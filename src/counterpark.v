==> flow/design.v <==
`timescale 1ns / 1ps
module counterpark (
    input wire clk, 
    input wire reset,
    input wire a, 
    input wire b, 
    output reg [7:0] occupancy  
);
    reg [19:0] q_reg;        
    wire m_tick;             
    reg db_a, db_b;          
    reg db_a_d, db_b_d;      
    assign m_tick = (q_reg == 20'd9_999_999);
    always @(posedge clk or posedge reset) begin
        if (reset)
            q_reg <= 0;
        else if (m_tick)
            q_reg <= 0;
        else
            q_reg <= q_reg + 1;
    end
    always @(posedge clk or posedge reset) begin
        if (reset) begin
            db_a <= 0;
            db_b <= 0;
            db_a_d <= 0;
            db_b_d <= 0;
        end else begin
            db_a <= a;   
            db_b <= b;   
            db_a_d <= db_a;  
            db_b_d <= db_b;  
        end
    end
    reg [7:0] count;  
    always @(posedge clk or posedge reset) begin
        if (reset) begin
            count <= 8'd0;        
            occupancy <= 8'd0;    
        end else begin
            if (db_a && ~db_a_d && count < 8'd255)   
                count <= count + 1;
            else if (~db_a && db_a_d && count > 8'd0)  
                count <= count - 1;
            else if (~db_a && ~db_a_d)  
                count <= count;
            if (db_b && ~db_b_d && count < 8'd255)   
                count <= count + 1;
            else if (~db_b && db_b_d && count > 8'd0)  
                count <= count - 1;
            else if (~db_b && ~db_b_d)  
                count <= count;
            occupancy <= count;   
        end
    end
endmodule
* From RTL to reports: counterpark *
The steps from the RTL of counterpark to its reports follow in flow order.
Line numbers count from 1 in the design file above.
Operators: Yosys type, input widths -> output width; for muxes data width and select width s.
Cell names lack the library's common part.
Not given: n/a

inputs
  top = counterpark
  clock = clk
  cell library = sky130hd
  timing corner = tt_025C_1v80

* Word level *
Source: Yosys, flattened and elaborated, memories not mapped. Widths are those after wreduce. Registers that Yosys merges into a memory's read port (data or address) are not register bits. Print and check cells do not count. Equal cells are merged and count once.

storage and ports
  clocked read ports x word width = 0
  input port bits = 4
  output and inout port bits = 8
  ROM bits = 0
  bits in writable memories = 0
  memory cells = 0
  elaborated cells = 31
  latch bits = 0
  bits in registers = 20

cells by class
  eq/ne operators = 1
  reductions and logical operators = 11
  $lt $le $gt $ge = 2
  mux-type cells = 5
  shift-type cells = 0
  multipliers = 0
  div/mod/pow operators = 0
  add/subtract/negate cells = 2
  bitwise logic cells = 4

operators with widths
  cell                 count
  $mux 8               5
  $logic_and 1x1->1    9
  $add 8x1->8 const B  1
  $sub 8x1->8 const B  1
  $gt 8x1->1 const B   1
  $lt 8x8->1 const B   1
  $not 1->1            4
  $reduce_bool 4->1    1
  $ne 3x3->1 const B   1
  $reduce_and 2->1     1

* Longest topological paths *
Yosys ltp: most cells in a row. Word level: on the elaborated netlist, between registers, memories and ports. Mapped: between sequential cells and ports; inverters and the memories' decode and read muxes count.

depth
  depth in word-level cells = 8
  ABC_AREA = 0
  gate-level depth with buffers = 8

* After synthesis *
Yosys stat after the flow's synthesis: flattened, memories mapped to cells. It holds for the ABC_AREA given above (unset counts as 0); a run with the other value may have another netlist.

synthesis totals
  flip-flop cells = 20
  mapped cells = 82
  cell area after synthesis = 0.0009584 sq mm
  buffer cells = 4

cell types
  cell type  count
  dfrtp_1    20
  xor2_1     7
  ha_1       3
  a21oi_2    4
  buf_6      2
  o211ai_1   3
  nor4_4     1
  a21oi_1    4
  nand2b_1   3
  nor3_4     1
  nand3_1    3
  nand3b_1   2
  nor3_1     3
  o21ai_0    3
  or4_1      2
  or3_1      2
  inv_1      3
  nand2_1    3

Other cell types: 11; their cells: 13.

* Path before layout *
Path of least setup slack by OpenSTA after synthesis, without wires, with an ideal clock, recovery checks aside; 20% of the period is set as input and as output delay. Where synthesis merged equal registers, the netlist keeps one of their names.

timing after synthesis
  kind = register -> register
  start point = register count[0]
  end point = register count[2]
  driving pins on the path = 8
  path buffers = 1
  arrival = 1869 ps
  launch time at the first pin = 0 ps
  path delay = 1948 ps
  slack = 491 ps
  period = 2440 ps
  setup time = 79 ps
  synthesis period reached = 1949 ps

"path delay" is the arrival time less input delay plus setup time.
"driving pins on the path" counts driving pins, that of a launching flip-flop among them; a cell with two outputs on the path counts twice.
"synthesis period reached" = period - worst setup slack (recovery checks aside). The figure is calculated, with input and output delays left at 20% of the set period.
The rows between start and end are the longest chain of elaborated cells between them; the timing report does not say that the signal goes this way. Where chains are equally long, one stands for them.
Each line given opens the expression or statement behind the cell; cells for indexed reads and writes are added by Yosys, which also makes memories of some case tables.
At most two assigning lines are given for a register; there are more.

between the ends, after synthesis
  cells stage by stage = dfrtp_1 -> ha_1 -> and3_1 -> a22o_1 -> buf_2 -> or3b_1 -> a21oi_2 -> xor2_1
  cells in the longest elaborated chain = 7
  elaborated cells between the ends (all ways) = 16
  those cells by class = 2 x add/sub; 2 x compare; 1 x eq/ne; 5 x mux; 6 x reduce/logical

RTL lines, path after synthesis
  item               RTL line  text
  start, declared    35        reg [7:0] count;
  start, assigned    42        count <= count + 1;
  start, assigned    44        count <= count - 1;
  $gt 8x1->1         43        else if (~db_a && db_a_d && count > 8'd0)
  $logic_and 1x1->1  43
  $mux 8             43
  $mux 8             41        if (db_a && ~db_a_d && count < 8'd255)
  $mux 8             51        else if (~db_b && ~db_b_d)
  $mux 8             49        else if (~db_b && db_b_d && count > 8'd0)
  $mux 8             47        if (db_b && ~db_b_d && count < 8'd255)
  end, assigned      46        count <= count;
  end, assigned      48        count <= count + 1;
  end, declared      35

* Worst path after layout *
Path of least setup slack in the final report of flow run A (OpenROAD, finished layout, wires in). Where an end is a register, its clock arrival counts in the times.
The report prints the path's times to 10 ps; the period is as set.

timing post-layout
  kind = register -> register
  start point = register count[0]
  end point = register count[7]
  setup time = 70 ps
  driving pins on the path = 7
  slack = 110 ps
  launch time at the first pin = 300 ps
  path buffers = 0
  arrival = 2380 ps
  period = 2260 ps

The rows between start and end are the longest chain of elaborated cells between them; the timing report does not say that the signal goes this way. Where chains are equally long, one stands for them.
At most two assigning lines are given for a register; there are more.

between the ends, post-layout
  cells stage by stage = dfrtp_2 -> ha_1 -> and3_1 -> a22o_2 -> or4b_1 -> a21oi_2 -> xor2_1
  cells in the longest elaborated chain = 7
  elaborated cells between the ends (all ways) = 16
  those cells by class = 2 x add/sub; 2 x compare; 1 x eq/ne; 5 x mux; 6 x reduce/logical

RTL lines, path post-layout
  item               RTL line  text
  start, declared    35        reg [7:0] count;
  start, assigned    42        count <= count + 1;
  start, assigned    44        count <= count - 1;
  $gt 8x1->1         43        else if (~db_a && db_a_d && count > 8'd0)
  $logic_and 1x1->1  43
  $mux 8             43
  $mux 8             41        if (db_a && ~db_a_d && count < 8'd255)
  $mux 8             51        else if (~db_b && ~db_b_d)
  $mux 8             49        else if (~db_b && db_b_d && count > 8'd0)
  $mux 8             47        if (db_b && ~db_b_d && count < 8'd255)
  end, assigned      46        count <= count;
  end, assigned      48        count <= count + 1;
  end, declared      35

Hand-over note for counterpark

Measured data: module counterpark, platform sky130hd, 2 stored runs of the flow under differing settings, order arbitrary. Input and output delays are each 20% of the period that was set; the output load is 0.01 pF.
"achieved period" means the clock period less the worst setup slack. The figure is calculated, with input and output delays left at 20% of the set period.
"time of the worst setup path": the worst setup path's part of the clock period (all of it between registers, 20% less for each end at a port) less its slack. A launch clock that arrives late makes it longer, a capture clock that arrives late makes it shorter.
"time of the worst setup path" is given in steps of 10 ps.
Among the settings, n/a means not set for that run.
Among the results, n/a means that no value is shown for the run.

item                                   flow run A            flow run B
period_ns                              2.26                  1.15
CAP_MARGIN                             20                    20
CORE_MARGIN                            2                     2
CORE_UTILIZATION                       40                    66
SLEW_MARGIN                            20                    20
SETUP_SLACK_MARGIN                     n/a                   0.31
PLACE_DENSITY_LB_ADDON                 n/a                   0.21
CORE_ASPECT_RATIO                      n/a                   0.75
MIN_ROUTING_LAYER                      n/a                   met2
post-layout utilization                0.503                 n/a
smallest hold slack (ps)               430                   n/a
time of the worst setup path (ps)      2150                  n/a
kind of the worst setup path           register -> register  n/a
setup TNS (ps)                         0                     n/a
chip area in the Yosys report (sq mm)  0.0009584             n/a
die area (sq mm)                       0.0028037             n/a
achieved period (ps)                   2155                  n/a
worst setup slack after layout (ps)    105                   n/a

Flow run B: no final report: placement broke off with DPL-0033

End of note.
